==> flow/design.v <==
`timescale 1ns / 1ps
module data_cache_byte_block #(
   parameter ADDR_WIDTH = 3
)(
   input clk_i,
   input [ADDR_WIDTH - 1 : 0] addr_r_i,  
   output [7:0] data_o,
   input [ADDR_WIDTH - 1 : 0] addr_w_i,  
   input [7:0] data_i,
   input write_en_i,
   input [7:0] flush_data_i,
   input [BYTE_COUNT - 1 : 0] flushing_n_i
);
   genvar I;
   localparam BYTE_COUNT = 2 ** ADDR_WIDTH;
   reg [7:0] bytes [0 : BYTE_COUNT - 1];
   generate
      for (I = 0; I < BYTE_COUNT; I = I + 1) begin
         always @(posedge clk_i) begin
            if (flushing_n_i[I]) begin
               if(write_en_i && (addr_w_i == I)) begin
                  bytes[I] <= data_i;
               end
            end else begin
               bytes[I] <= flush_data_i;
            end
         end
      end
   endgenerate
   assign data_o = bytes[addr_r_i];
endmodule
`timescale 1ns / 1ps
module data_cache_word_block #(
   parameter ADDR_WIDTH = 3
)(
   input clk_i,
   input [ADDR_WIDTH - 1 : 0] addr_r_i,
   output [31:0] data_o,
   input [ADDR_WIDTH - 1 : 0] addr_w_i,
   input [31:0] data_i,
   input [3:0] write_en_i,
   input [31:0] flush_data_i,
   input [WORD_PER_BLOCK_COUNT - 1 : 0] flushing_n_i
);
   genvar I;
   localparam WORD_PER_BLOCK_COUNT = 2 ** ADDR_WIDTH;
   localparam SUB_COUNT = 4;
   wire [7:0] sub_data_r [0 : SUB_COUNT - 1];
   assign sub_data_r[0] = data_i[7:0];
   assign sub_data_r[1] = data_i[15:8];
   assign sub_data_r[2] = data_i[23:16];
   assign sub_data_r[3] = data_i[31:24];
   wire [7:0] sub_data_w [0 : SUB_COUNT - 1];
   assign data_o[7:0] = sub_data_w[0];
   assign data_o[15:8] = sub_data_w[1];
   assign data_o[23:16] = sub_data_w[2];
   assign data_o[31:24] = sub_data_w[3];
   generate
      for(I = 0; I < SUB_COUNT; I = I + 1) begin
         localparam FLUSH_LSB = I * 8;
         localparam FLUSH_MSB = FLUSH_LSB + 7;
         data_cache_byte_block #(
            .ADDR_WIDTH(ADDR_WIDTH)
         ) sub (
            .clk_i(clk_i),
            .addr_r_i(addr_r_i),
            .addr_w_i(addr_w_i),
            .data_i(sub_data_r[I]),
            .write_en_i(write_en_i[I]),
            .data_o(sub_data_w[I]),
            .flush_data_i(flush_data_i[FLUSH_MSB : FLUSH_LSB]),
            .flushing_n_i(flushing_n_i)
         );
      end
   endgenerate
endmodule
Tool chain data of data_cache_word_block
Tool output for the design above, in the order of the flow.
Lines are those of the file above, counted from 1.
Library cell names are shortened.
{"block": "design", "top_module": "data_cache_word_block", "clk_port": "clk_i", "lib": "sky130hd", "pvt_corner": "tt_025C_1v80"}

Word-level counts
Source: Yosys, flattened and elaborated. Widths are those after wreduce. Registers that Yosys merges into a memory's read port (data or address) are not register bits. Print and check cells do not count. Equal cells are merged and count once.
{"block": "word_totals", "in_bits": 83, "register_bits": 256}
{"block": "op_classes", "n_reduce_logical": 34, "muxes": 68, "equal": 46}
{"block": "op_table", "op": "2-to-1 mux 8 bit", "count": 64}
{"block": "op_table", "op": "parallel mux 8 bit (select 8 bit)", "count": 4}
{"block": "op_table", "op": "inequality test 2 x 1 -> 1 bit with constant B", "count": 32}
{"block": "op_table", "op": "logical AND 1 bit", "count": 32}
{"block": "op_table", "op": "== test 3 bit with constant B", "count": 8}
{"block": "op_table", "op": "== test 3 x 2 -> 1 bit with constant B", "count": 4}
{"block": "op_table", "op": "== test 3 x 1 -> 1 bit with constant B", "count": 2}
{"block": "op_table", "op": "zero test 3 bit", "count": 2}

Longest topological paths
Yosys ltp: most cells in a row. Word level: on the elaborated netlist, between registers, memories and ports. Mapped: between sequential cells and ports; inverters and the memories' decode and read muxes count.
{"block": "depth", "word_depth": 4, "abc_area": 1, "mapped_depth": 8, "mapped_depth_nobuf": 5}

After synthesis
The flow's flattened synthesis, as Yosys stat reports it; memories are mapped. The netlist is that of the ABC_AREA named above (0 if unset); the other value can give another one.
Totals and module areas in this step are rounded.
{"block": "synth_totals", "cells": 1486, "seq_area_um2": 7687, "n_buf": 152, "ff_cells": 256, "mapped_area_um2": 13260}
{"block": "types", "type": "edfxtp_1", "count": 256, "type_area_um2": 7.69E+03}
{"block": "types", "type": "nand2_1", "count": 386, "type_area_um2": 1448.89}
{"block": "types", "type": "o21ai_0", "count": 288, "type_area_um2": 1.44E+03}
{"block": "types", "type": "nand4_1", "count": 160, "type_area_um2": 1000.96}
{"block": "types", "type": "nor2_1", "count": 97, "type_area_um2": 364.099}
{"block": "types", "type": "clkbuf_1", "count": 96, "type_area_um2": 360.346}
{"block": "types", "type": "nand3_1", "count": 71, "type_area_um2": 355.341}
{"block": "types", "type": "inv_1", "count": 71, "type_area_um2": 266.506}
{"block": "types", "type": "buf_2", "count": 26, "type_area_um2": 130.125}
{"block": "types", "type": "buf_4", "count": 14, "type_area_um2": 105.101}
{"block": "types", "type": "clkbuf_2", "count": 8, "type_area_um2": 40.038}
{"block": "types", "type": "buf_1", "count": 8, "type_area_um2": 30.029}
{"block": "types", "type": "nor3_4", "count": 1, "type_area_um2": 16.266}
{"block": "types", "type": "inv_2", "count": 3, "type_area_um2": 11.261}
{"block": "types", "type": "nor2_2", "count": 1, "type_area_um2": 6.256}

Timing after synthesis
Source: OpenSTA report_checks on the synthesized netlist (no wires, ideal clock, input and output delay 20% of the period each), path of least setup slack; recovery checks are left aside. Register names are those of the netlist, which keeps one name where synthesis merged equal registers.
{"block": "synth_path", "kind": "input to output", "startpoint": "input port addr_r_i[2]", "endpoint": "output port data_o[10]", "launch_ps": 366, "path_stages": 8, "setup_slack_ps": 213, "clock_period_ps": 1830, "delay_ps": 885, "required_time_ps": 1464, "path_buffers": 3, "arrival_ps": 1251, "input_delay_ps": 366, "synth_period_reached_ps": 1617}
"delay_ps" = arrival - input delay + setup time.
A path that ends at an output port has no setup time.
"path_stages": output pins that drive a net of the path, with the launching flip-flop's if there is one; two outputs of one cell count as two.
"synth_period_reached_ps" is the clock period less the worst setup slack; recovery checks do not enter. This is arithmetic on one report: input and output delays are still those of the set period (20% each).
The rows between start and end are the longest chain of elaborated cells between them; the timing report does not say that the signal goes this way. Where chains are equally long, one stands for them.
Each line given opens the expression or statement behind the cell; cells for indexed reads and writes are added by Yosys, which also makes memories of some case tables.
{"block": "synth_between", "cell_sequence": "buf_4 > inv_2 > buf_2 > buf_2 > nand4_1 > nand2_1 > nor2_1 > nand3_1", "elab_chain_cells": 2}
{"block": "synth_rtl", "element": "from (decl)", "line_no": 37, "text": "input [ADDR_WIDTH - 1 : 0] addr_r_i,"}
{"block": "synth_rtl", "element": "== test 3 bit", "line_no": 30, "text": "assign data_o = bytes[addr_r_i];"}
{"block": "synth_rtl", "element": "parallel mux 8 bit (select 8 bit)", "line_no": 30}
{"block": "synth_rtl", "element": "to (decl)", "line_no": 38, "text": "output [31:0] data_o,"}

Path in the finished layout
Path of least setup slack in the final report of run 1 (OpenROAD, finished layout, wires in). Where an end is a register, its clock arrival counts in the times.
The report prints the path's times to 10 ps; the period is as set.
{"block": "layout_path", "kind": "register to output", "startpoint": "register genblk1[1].sub.bytes[2][5]", "endpoint": "output port data_o[13]", "path_stages": 6, "arrival_ps": 1520, "clock_period_ps": 1060, "path_buffers": 1, "setup_slack_ps": -670, "launch_ps": 560, "required_time_ps": 850}
The rows between start and end are the longest chain of elaborated cells between them; the timing report does not say that the signal goes this way. Where chains are equally long, one stands for them.
{"block": "layout_between", "cell_sequence": "edfxtp_1 > nand4_1 > nand2_1 > nor2_2 > nand3_2 > buf_6", "elab_chain_cells": 1}
{"block": "layout_rtl", "element": "from (decl)", "line_no": 16, "text": "reg [7:0] bytes [0 : BYTE_COUNT - 1];"}
{"block": "layout_rtl", "element": "from (assign)", "line_no": 22, "text": "bytes[I] <= data_i;"}
{"block": "layout_rtl", "element": "from (assign)", "line_no": 25, "text": "bytes[I] <= flush_data_i;"}
{"block": "layout_rtl", "element": "parallel mux 8 bit (select 8 bit)", "line_no": 30, "text": "assign data_o = bytes[addr_r_i];"}
{"block": "layout_rtl", "element": "to (decl)", "line_no": 38, "text": "output [31:0] data_o,"}

# Flow runs of data_cache_word_block

Top module data_cache_word_block; platform sky130hd; tools Yosys and OpenROAD; 2 stored runs in no particular order. Input and output delays are each 20% of the period that was set; the output load is 0.01 pF.
"timing.achieved_period_ps" means the clock period less the worst setup slack. The figure is calculated, with input and output delays left at 20% of the set period.
"worstPathTime_ps" = time allowed to the worst setup path (clock period - input delay - output delay, where it has them) - its slack; a late launch clock adds to it, a late capture clock takes from it.
"power_total_w" is the tool's figure for a default switching activity; nothing was simulated.
"worstPathTime_ps" is given in steps of 10 ps.
The measured numbers are rounded.

{"run": "run 1", "settings": { "period_ns": 1.06, "CORE_UTILIZATION": 27, "SETUP_SLACK_MARGIN": -0.08, "PLACE_DENSITY_LB_ADDON": 0.26, "TNS_END_PERCENT": 100, "ABC_AREA": 1, "CAP_MARGIN": 10, "CORE_MARGIN": 2, "SLEW_MARGIN": 20 }, "results": { "cell_area_final_um2": 17560, "ws_hold_ps": 96, "synthesis_area_um2": 13260, "post_route_util_pct": 36.0, "setup_worst_slack_ps": -670, "worstPathTime_ps": 1520, "path_kind": "register to output", "timing.achieved_period_ps": 1730, "power_total_w": 0.02769, "setupTns_ps": -19850, "dieArea_um2": 50920 }}
{"run": "run 2", "settings": { "period_ns": 1.84, "CORE_UTILIZATION": 46, "SETUP_SLACK_MARGIN": -0.12, "HOLD_SLACK_MARGIN": -0.06, "GPL_ROUTABILITY_DRIVEN": 0, "CAP_MARGIN": 25, "MIN_ROUTING_LAYER": "met1", "MAX_ROUTING_LAYER": "met5", "CORE_MARGIN": 2, "SLEW_MARGIN": 20 }, "results": { "cell_area_final_um2": 16190, "ws_hold_ps": 326, "synthesis_area_um2": 13070, "post_route_util_pct": 58.1, "setup_worst_slack_ps": -112, "worstPathTime_ps": 1220, "path_kind": "input to output", "timing.achieved_period_ps": 1952, "power_total_w": 0.01512, "setupTns_ps": -1405, "dieArea_um2": 29780 }}

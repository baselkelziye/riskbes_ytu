==> flow/design.v <==
module csr_mcause(
   input clk_i,
   input rst_i,
   input en_i,
   input exception_detected_i,
   input [3:0] exception_i,
   input [11:0] addr_i,
   input [31:0] set_i,
   input [31:0] clear_i,
   output ack_o,  
   output [31:0] value_o
);
   localparam [11:0] ADDRESS = 12'h342;
   wire ack = en_i && (addr_i == ADDRESS);
   assign ack_o = ack;
   localparam [2:0] NO_EXCEPTION                = 3'b000,
                    ILLEGAL_EXCEPTION           = 3'b001,
                    ECALL_EXCEPTION             = 3'b010,
                    EBREAK_EXCEPTION            = 3'b011,
                    INSTR_MISALIGNED_EXCEPTION  = 3'b100,
                    INSTR_ACCESS_EXCEPTION      = 3'b101;
   localparam [3:0] ILLEGAL_EXCODE = 4'd2,
                    ECALL_EXCODE   = 4'd11,
                    EBREAK_EXCODE  = 4'd3;
   wire en = exception_detected_i || ack;
   wire [3:0] v_excode;
   wire [3:0] excode_set = exception_detected_i ? exception_i : set_i[3:0];
   wire [3:0] excode_clear = exception_detected_i ? ~exception_i : clear_i[3:0];
   csrfield #(
      .WIDTH(4)
   ) u_excode (
      .clk_i(clk_i),
      .rst_i(rst_i),
      .en_i(en),
      .set_i(excode_set),
      .clear_i(excode_clear),
      .value_o(v_excode),
      .value_next_o()
   );
   wire v_int;
   wire int_set = set_i[31] && !exception_detected_i;
   wire int_clear = clear_i[31] || exception_detected_i;
   csrfield u_int (
      .clk_i(clk_i),
      .rst_i(rst_i),
      .en_i(en),
      .set_i(int_set),
      .clear_i(int_clear),
      .value_o(v_int),
      .value_next_o()
   );
   assign value_o = {v_int, {27{1'b0}}, v_excode};
endmodule
`timescale 1ns / 1ps
module csr_mepc(
   input clk_i,
   input rst_i,
   input en_i,
   input exception_detected_i,
   input [31:2] pc_last_i,
   input [11:0] addr_i,
   input [31:0] set_i,
   input [31:0] clear_i,
   output ack_o,  
   output [31:0] value_o
);
   localparam [11:0] ADDRESS = 12'h341;
   wire ack = en_i && (addr_i == ADDRESS);
   assign ack_o = ack;
   wire [31:2] value;
   assign value_o = {value, {2{1'b0}}};
   wire en = exception_detected_i || ack;
   wire [31:2] set = exception_detected_i ? pc_last_i : set_i[31:2];
   wire [31:2] clear = exception_detected_i ? ~pc_last_i : clear_i[31:2];
   csrfield #(
      .WIDTH(30)
   ) field (
      .clk_i(clk_i),
      .rst_i(rst_i),
      .en_i(en),
      .set_i(set),
      .clear_i(clear),
      .value_o(value),
      .value_next_o()
   );
endmodule
module csr_misa (
   input clk_i,
   input rst_i,
   input en_i,
   input [11:0] addr_i,
   input [31:0] set_i,
   input [31:0] clear_i,
   output ack_o,  
   output [31:0] value_o,
   output is_a_supported_o,
   output is_b_supported_o,
   output is_f_supported_o,
   output is_m_supported_o
);
   localparam [11:0] ADDRESS = 12'h301;
   wire ack = en_i && (addr_i == ADDRESS);
   assign ack_o = ack;
   wire v_ext_a, vn_ext_a;
   csrfield #(
      .RESET_VALUE(1)
   ) u_ext_a (
      .clk_i(clk_i),
      .rst_i(rst_i),
      .en_i(ack),
      .set_i(set_i[0]),
      .clear_i(clear_i[0]),
      .value_o(v_ext_a),
      .value_next_o(vn_ext_a)
   );
   wire v_ext_b, vn_ext_b;
   csrfield #(
      .RESET_VALUE(1)
   ) u_ext_b (
      .clk_i(clk_i),
      .rst_i(rst_i),
      .en_i(ack),
      .set_i(set_i[1]),
      .clear_i(clear_i[1]),
      .value_o(v_ext_b),
      .value_next_o(vn_ext_b)
   );
   wire v_ext_f, vn_ext_f;
   csrfield #(
      .RESET_VALUE(1)
   ) u_ext_f (
      .clk_i(clk_i),
      .rst_i(rst_i),
      .en_i(ack),
      .set_i(set_i[5]),
      .clear_i(clear_i[5]),
      .value_o(v_ext_f),
      .value_next_o(vn_ext_f)
   );
   wire v_ext_m, vn_ext_m;
   csrfield #(
      .RESET_VALUE(1)
   ) u_ext_m (
      .clk_i(clk_i),
      .rst_i(rst_i),
      .en_i(ack),
      .set_i(set_i[12]),
      .clear_i(clear_i[12]),
      .value_o(v_ext_m),
      .value_next_o(vn_ext_m)
   );
   assign value_o = {
      2'b01,  
      {4{1'b0}},  
      {13{1'b0}},  
      v_ext_m,  
      {6{1'b0}},  
      v_ext_f,
      {3{1'b0}},  
      v_ext_b,
      v_ext_a
   };
   assign is_a_supported_o = vn_ext_a;
   assign is_b_supported_o = vn_ext_b;
   assign is_f_supported_o = vn_ext_f;
   assign is_m_supported_o = vn_ext_m;
endmodule
module csr_mscratch(
   input clk_i,
   input rst_i,
   input en_i,
   input [11:0] addr_i,
   input [31:0] set_i,
   input [31:0] clear_i,
   output ack_o,  
   output [31:0] value_o
);
   localparam [11:0] ADDRESS = 12'h340;
   wire ack = en_i && (addr_i == ADDRESS);
   assign ack_o = ack;
   csrfield #(
      .WIDTH(32)
   ) field (
      .clk_i(clk_i),
      .rst_i(rst_i),
      .en_i(ack),
      .set_i(set_i),
      .clear_i(clear_i),
      .value_o(value_o),
      .value_next_o()
   );
endmodule
`timescale 1ns / 1ps
module csr_mstatus(
    input clk_i,
    input rst_i,
    input en_i,
    input [11:0] addr_i,
    input [31:0] set_i,
    input [31:0] clear_i,
    output ack_o,  
    output [31:0] value_o
);
   localparam [11:0] ADDRESS = 12'h300;
   wire ack = en_i && (addr_i == ADDRESS);
   assign ack_o = ack;
   wire v_mie;
   csrfield u_mie(
      .clk_i(clk_i),
      .rst_i(rst_i),
      .en_i(ack),
      .set_i(set_i[3]),
      .clear_i(clear_i[3]),
      .value_o(v_mie),
      .value_next_o()
   );
   wire v_mpie;
   csrfield u_mpie(
      .clk_i(clk_i),
      .rst_i(rst_i),
      .en_i(ack),
      .set_i(set_i[7]),
      .clear_i(clear_i[7]),
      .value_o(v_mpie),
      .value_next_o()
   );
   wire v_sd = 0;
   wire [1:0] v_xs = 0;
   wire [1:0] v_fs = 0;
   assign value_o = {
      v_sd,
      {14{1'b0}},
      v_xs,
      v_fs,
      {2{1'b1}},
      {3{1'b0}},
      v_mpie,
      {3{1'b0}},
      v_mie,
      {3{1'b0}} 
   };
endmodule
`timescale 1ns / 1ps
module csr_mtvec(
   input clk_i,
   input rst_i,
   input en_i,
   input [11:0] addr_i,
   input [31:0] set_i,
   input [31:0] clear_i,
   output ack_o,  
   output [31:0] value_o
);
   localparam [11:0] ADDRESS = 12'h305;
   wire ack = en_i && (addr_i == ADDRESS);
   assign ack_o = ack;
   wire [31:2] value;
   assign value_o = {value, {2{1'b0}}};
   csrfield #(
      .WIDTH(30)
   ) field (
      .clk_i(clk_i),
      .rst_i(rst_i),
      .en_i(ack),
      .set_i(set_i[31:2]),
      .clear_i(clear_i[31:2]),
      .value_o(value),
      .value_next_o()
   );
endmodule
module csr_unit (
   input clk_i,
   input rst_i,
   input en_i,
   input [1:0] op_i,  
   input source_sel_i,  
   input exception_detected_i,
   input [3:0] exception_i,
   input [31:2] pc_last_i,
   input [4:0] rs1_label_i,
   input [31:0] rs1_value_i,
   input [11:0] addr_i,
   output [31:0] read_o,
   output [31:0] mtvec_o,
   output [31:0] mepc_o,
   output is_a_supported_o,
   output is_b_supported_o,
   output is_f_supported_o,
   output is_m_supported_o
);
   localparam OP_RW = 2'b01;
   localparam OP_RS = 2'b10;
   localparam OP_RC = 2'b11;
   wire [31:0] source = source_sel_i ? {{27{1'b0}}, rs1_label_i} : rs1_value_i;
   reg [31:0] setfield, clearfield;
   always @(*) begin
      case (op_i)
         OP_RW: begin
            setfield = source;
            clearfield = ~source;
         end
         OP_RS: begin
            setfield = source;
            clearfield = 0;
         end
         OP_RC: begin
            setfield = 0;
            clearfield = source;
         end
         default: begin
            setfield= 32'bx;
            clearfield = 32'bx;
         end
      endcase
   end
   wire [31:0] mscratch_value;
   wire mscratch_ack;
   wire [31:0] mscratch_read = mscratch_ack ? mscratch_value : 0;
   csr_mscratch u_mscratch(
      .clk_i(clk_i),
      .rst_i(rst_i),
      .en_i(en_i),
      .addr_i(addr_i),
      .set_i(setfield),
      .clear_i(clearfield),
      .ack_o(mscratch_ack),
      .value_o(mscratch_value)
   );
   wire [31:0] mstatus_value;
   wire mstatus_ack;
   wire [31:0] mstatus_read = mstatus_ack ? mstatus_value : 0;   
   csr_mstatus u_mstatus(
      .clk_i(clk_i),
      .rst_i(rst_i),
      .en_i(en_i),
      .addr_i(addr_i),
      .set_i(setfield),
      .clear_i(clearfield),
      .ack_o(mstatus_ack),
      .value_o(mstatus_value)
   );
   wire mstatush_ack;
   csr_zero #(
      .ADDRESS(12'h310)
   ) u_mstatush (
      .en_i(en_i),
      .addr_i(addr_i),
      .ack_o(mstatush_ack)
   );
   wire [31:0] mepc_value;
   wire mepc_ack;
   wire [31:0] mepc_read = mepc_ack ? mepc_value : 0;
   csr_mepc u_mepc(
      .clk_i(clk_i),
      .rst_i(rst_i),
      .en_i(en_i),
      .pc_last_i(pc_last_i),
      .exception_detected_i(exception_detected_i),
      .addr_i(addr_i),
      .set_i(setfield),
      .clear_i(clearfield),
      .ack_o(mepc_ack),
      .value_o(mepc_value)
   );
   wire [31:0] mtvec_value;
   wire mtvec_ack;
   wire [31:0] mtvec_read = mtvec_ack ? mtvec_value : 0;
   csr_mtvec u_mtvec(
      .clk_i(clk_i),
      .rst_i(rst_i),
      .en_i(en_i),
      .addr_i(addr_i),
      .set_i(setfield),
      .clear_i(clearfield),
      .ack_o(mtvec_ack),
      .value_o(mtvec_value)
   );
   wire [31:0] mcause_value;
   wire mcause_ack;
   wire [31:0] mcause_read = mcause_ack ? mcause_value : 0;
   csr_mcause u_mcause(
      .clk_i(clk_i),
      .rst_i(rst_i),
      .en_i(en_i),
      .exception_detected_i(exception_detected_i),
      .exception_i(exception_i),
      .addr_i(addr_i),
      .set_i(setfield),
      .clear_i(clearfield),
      .ack_o(mcause_ack),
      .value_o(mcause_value)
   );
   wire mtval_ack;
   csr_zero #(
      .ADDRESS(12'h343)
   ) u_mtval (
      .en_i(en_i),
      .addr_i(addr_i),
      .ack_o(mtval_ack)
   );
   wire [31:0] misa_value;
   wire misa_ack;
   wire [31:0] misa_read = misa_ack ? misa_value : 0;
   csr_misa u_misa(
      .clk_i(clk_i),
      .rst_i(rst_i),
      .en_i(en_i),
      .addr_i(addr_i),
      .set_i(setfield),
      .clear_i(clearfield),
      .ack_o(misa_ack),
      .value_o(misa_value),
      .is_a_supported_o(is_a_supported_o),
      .is_b_supported_o(is_b_supported_o),
      .is_f_supported_o(is_f_supported_o),
      .is_m_supported_o(is_m_supported_o)
   );
   assign read_o = mscratch_read | mstatus_read | mepc_read | mtvec_read | mcause_read | misa_read;
   assign mtvec_o = mtvec_value;
   assign mepc_o = mepc_value;
endmodule
`timescale 1ns / 1ps
module csr_zero #(
   parameter [11:0] ADDRESS = 0
)(
   input en_i,
   input [11:0] addr_i,
   output ack_o  
);
assign ack_o = en_i && (addr_i == ADDRESS);
endmodule
module csrfield #(
    parameter WIDTH = 1,
    parameter RESET_VALUE = 0
) (
    input clk_i,
    input rst_i,
    input en_i,
    input [WIDTH - 1 : 0] set_i,
    input [WIDTH - 1 : 0] clear_i,
    output [WIDTH - 1 : 0] value_o,
    output [WIDTH - 1 : 0] value_next_o
);
   reg [WIDTH - 1 : 0] value;
   reg [WIDTH - 1 : 0] value_next;
   always @(*) begin
      if (en_i) begin
         value_next = (value & ~clear_i) | set_i;
      end else begin
         value_next = value;
      end
   end
   always @(posedge clk_i) begin
      if (rst_i) begin
         value <= RESET_VALUE;
      end else if (en_i) begin
         value <= value_next;
      end
   end
   assign value_o = value;
   assign value_next_o = value_next;
endmodule
# From RTL to reports: csr_unit
# The steps from the RTL of csr_unit to its reports follow in flow order.
# Line numbers count from 1 in the design file above.
# Not given: -
[inputs] top="csr_unit" clock="clk_i" library="sky130hd" corner="tt_025C_1v80"

# Elaborated design
# Yosys after proc, flatten, opt, wreduce and memory -nomap, before mapping. Enables and synchronous resets that opt folds into registers are not counted as muxes. Memory bits, and registers merged into a memory's read port (data or address), are not among the register bits. Print and check cells are not counted. Equal cells are merged and count once.
[word_totals] elab_cells=90 register_bits=103 inputBits=90
[op_classes] n_logic=41 eq_ne=9 reduce_logical=12 n_mux=17
[ops] cell="two-way mux 32 bit" count=5
[ops] cell="bitwise OR 32 bit" count=4
[ops] cell="case mux 32 bit (select 3 bit)" count=1
[ops] cell="inverter 30 bit" count=3
[ops] cell="== test 12 x 10 -> 1 bit with constant B" count=6
[ops] cell="inverter 32 bit" count=2
[ops] cell="case mux 32 bit (select 2 bit)" count=1
[ops] cell="bitwise AND 30 bit" count=2
[ops] cell="bitwise OR 30 bit" count=2
[ops] cell="two-way mux 30 bit" count=2
[ops] cell="bitwise OR 32 x 13 -> 32 bit" count=1
[ops] cell="bitwise OR 32 x 31 -> 32 bit" count=1
[ops] cell="bitwise AND 32 bit" count=1
[ops] cell="two-way mux 31 bit" count=1
[ops] cell="two-way mux 13 bit" count=1
[ops] cell="inverter 4 bit" count=2
[ops] cell="two-way mux 4 bit" count=2
[ops] cell="bitwise AND 1 bit" count=7
[ops] cell="bitwise OR 1 bit" count=7
[ops] cell="logical AND 1 bit" count=7
[ops] cell="inverter 1 bit" count=7
[ops] cell="== test 2 bit with constant B" count=2
[ops] cell="bitwise AND 4 bit" count=1
[ops] cell="bitwise OR 4 bit" count=1
[ops] cell="two-way mux 1 bit" count=4
[ops] cell="logical OR 1 bit" count=3
[ops] cell="== test 2 x 1 -> 1 bit with constant B" count=1
[ops] cell="OR reduction 2 bit" count=1
[ops] cell="logical NOT 1 bit" count=1

# Longest topological paths
# Longest topological path by Yosys (ltp), each cell counted once; first at word level (registers and memories cut), then after technology mapping (sequential cells cut; the memories' decode and read muxes count).
[depth] depth_word=8 abc_area=1 ltp_mapped=12 depth_no_buf=11

# After synthesis
# Yosys stat after the flow's synthesis: flattened, memories mapped to cells. It holds for the ABC_AREA given above (unset counts as 0); a run with the other value may have another netlist.
# The area totals of this step are shown rounded.
[types] cell_type="sky130_fd_sc_hd__dfxtp_1" count=103
[types] cell_type="sky130_fd_sc_hd__nand2_1" count=297
[types] cell_type="sky130_fd_sc_hd__nand3_1" count=134
[types] cell_type="sky130_fd_sc_hd__a21oi_1" count=99
[types] cell_type="sky130_fd_sc_hd__inv_1" count=91
[types] cell_type="sky130_fd_sc_hd__o21ai_0" count=51
[types] cell_type="sky130_fd_sc_hd__nor2_1" count=63
[types] cell_type="sky130_fd_sc_hd__clkbuf_1" count=34
[types] cell_type="sky130_fd_sc_hd__or2_2" count=17
[types] cell_type="sky130_fd_sc_hd__buf_2" count=16
[types] cell_type="sky130_fd_sc_hd__buf_4" count=10
[types] cell_type="sky130_fd_sc_hd__nor3_1" count=14
[types] cell_type="sky130_fd_sc_hd__o211ai_1" count=8
[types] cell_type="sky130_fd_sc_hd__nand4_1" count=8
[types] cell_type="sky130_fd_sc_hd__buf_6" count=4
[types] cell_type="sky130_fd_sc_hd__o22ai_1" count=6
[types] cell_type="sky130_fd_sc_hd__nor2_4" count=3
[types] cell_type="sky130_fd_sc_hd__nand3_2" count=2
# Other cell types: 10; their cells: 18.
[mapped] stdcells=978 synth_area_mm2=0.00599 ff_cells=103

# Timing after synthesis
# Path of least setup slack by OpenSTA after synthesis, without wires, with an ideal clock, recovery checks aside; 20% of the period is set as input and as output delay. Where synthesis merged equal registers, the netlist keeps one of their names.
[synth_path] path_type="in2out" startpoint="input addr_i[10]" endpoint="output read_o[15]" path_buffers=2 path_delay_ns=1.027 period_ns=2.76 arrival_time_ns=1.579 path_stages=11 in_delay_ns=0.552 t_first_pin_ns=0.552 path_slack_ns=0.629 period_less_setup_slack_ns=2.131
# "path_delay_ns" = arrival - input delay + setup time.
# At an output port there is no setup time.
# "path_stages" counts driving pins, that of a launching flip-flop among them; a cell with two outputs on the path counts twice.
# "period_less_setup_slack_ns" is the clock period less the worst setup slack; recovery checks do not enter. This is arithmetic on one report: input and output delays are still those of the set period (20% each).
# The rows between start and end are the longest chain of elaborated cells between them; the timing report does not say that the signal goes this way. Where chains are equally long, one stands for them.
# A line is the first line of the expression or statement that the cell stems from. Yosys adds cells for indexed reads and writes and turns some case tables into memories.
[synth_between] cell_sequence="sky130_fd_sc_hd__inv_1 sky130_fd_sc_hd__nand3_2 sky130_fd_sc_hd__nor2_4 sky130_fd_sc_hd__nand2_4 sky130_fd_sc_hd__inv_2 sky130_fd_sc_hd__nand2_2 sky130_fd_sc_hd__inv_2 sky130_fd_sc_hd__buf_6 sky130_fd_sc_hd__buf_2 sky130_fd_sc_hd__nand2_1 sky130_fd_sc_hd__nand3_1" elab_chain_cells=8
[synth_rtl] item="from (decl)" line_no=282 text="input [11:0] addr_i,"
[synth_rtl] item="== test 12 x 10 -> 1 bit" line_no=179 text="wire ack = en_i && (addr_i == ADDRESS);"
[synth_rtl] item="logical AND 1 bit" line_no=179
[synth_rtl] item="two-way mux 32 bit" line_no=318 text="wire [31:0] mscratch_read = mscratch_ack ? mscratch_value : 0;"
[synth_rtl] item="bitwise OR 32 x 13 -> 32 bit" line_no=418 text="assign read_o = mscratch_read | mstatus_read | mepc_read | mtvec_read | mcause_read | misa_read;"
[synth_rtl] item="bitwise OR 32 bit x3" line_no=418
[synth_rtl] item="bitwise OR 32 x 31 -> 32 bit" line_no=418
[synth_rtl] item="to (decl)" line_no=283 text="output [31:0] read_o,"

# Timing after layout
# Path of least setup slack in the final report of run 1 (OpenROAD, finished layout, wires in). Where an end is a register, its clock arrival counts in the times.
[layout_path] path_type="in2out" startpoint="input addr_i[9]" endpoint="output read_o[12]" period_ns=3.21 arrival_time_ns=2.27 in_delay_ns=0.64 t_first_pin_ns=0.64 path_slack_ns=0.29 path_stages=14 path_buffers=6
# The rows between start and end are the longest chain of elaborated cells between them; the timing report does not say that the signal goes this way. Where chains are equally long, one stands for them.
[layout_between] cell_sequence="sky130_fd_sc_hd__dlygate4sd2_1 sky130_fd_sc_hd__nand3_2 sky130_fd_sc_hd__nor2_4 sky130_fd_sc_hd__buf_6 sky130_fd_sc_hd__nand2_4 sky130_fd_sc_hd__buf_4 sky130_fd_sc_hd__nor2_4 sky130_fd_sc_hd__buf_6 sky130_fd_sc_hd__buf_6 sky130_fd_sc_hd__nand2_1 sky130_fd_sc_hd__nand2_1 sky130_fd_sc_hd__nor2_1 sky130_fd_sc_hd__nand2_1 sky130_fd_sc_hd__buf_2" elab_chain_cells=8
[layout_rtl] item="from (decl)" line_no=282 text="input [11:0] addr_i,"
[layout_rtl] item="== test 12 x 10 -> 1 bit" line_no=179 text="wire ack = en_i && (addr_i == ADDRESS);"
[layout_rtl] item="logical AND 1 bit" line_no=179
[layout_rtl] item="two-way mux 32 bit" line_no=318 text="wire [31:0] mscratch_read = mscratch_ack ? mscratch_value : 0;"
[layout_rtl] item="bitwise OR 32 x 13 -> 32 bit" line_no=418 text="assign read_o = mscratch_read | mstatus_read | mepc_read | mtvec_read | mcause_read | misa_read;"
[layout_rtl] item="bitwise OR 32 bit x3" line_no=418
[layout_rtl] item="bitwise OR 32 x 31 -> 32 bit" line_no=418
[layout_rtl] item="to (decl)" line_no=283 text="output [31:0] read_o,"

# csr_unit through Yosys and OpenROAD on sky130hd: 2 stored runs, unordered, with their settings and measured results. The constraints put input and output delay at 20% of the set period each and load the outputs with 0.01 pF.
# "period_reached_ns" means the clock period less the worst setup slack. The figure is calculated, with input and output delays left at 20% of the set period.
# By "timing.worst_path_ns" is meant the share of the clock period that the worst setup path is allowed (20% is reserved at inputs, 20% at outputs), minus its slack. Clock arrival times at its registers enter into it.
# By "totalPower_mw" is meant OpenSTA's value without simulated activity: inputs other than the clock are taken to toggle once in ten clock periods, and the tool carries that through the logic.
# The results are shown rounded.
run="run 1" settings period_ns=3.21 CORE_UTILIZATION=34 SETUP_SLACK_MARGIN=0.3 CELL_PAD_IN_SITES_DETAIL_PLACEMENT=1 TNS_END_PERCENT=100 ABC_AREA=1 CTS_CLUSTER_DIAMETER=176 CAP_MARGIN=35 MIN_ROUTING_LAYER="met2" CORE_MARGIN=2 SLEW_MARGIN=20
run="run 1" results layout_stdcell_area_mm2=0.00899 hold_ws_ns=0.471 synth_chip_area_mm2=0.00599 tns_setup_ns=0.000 fin_util_pct=52.2 totalPower_mw=3.19 die_footprint_mm2=0.0187 period_reached_ns=2.916 timing.worst_path_ns=1.63 worst_path_kind="in2out" ws_setup_ns=0.294
run="run 2" settings period_ns=2.59 CORE_UTILIZATION=56 CAP_MARGIN=20 CORE_MARGIN=2 SLEW_MARGIN=20
run="run 2" results layout_stdcell_area_mm2=0.00894 hold_ws_ns=0.485 synth_chip_area_mm2=0.00582 tns_setup_ns=-5.61 fin_util_pct=87.8 totalPower_mw=3.31 die_footprint_mm2=0.0112 period_reached_ns=2.855 timing.worst_path_ns=1.82 worst_path_kind="in2out" ws_setup_ns=-0.265
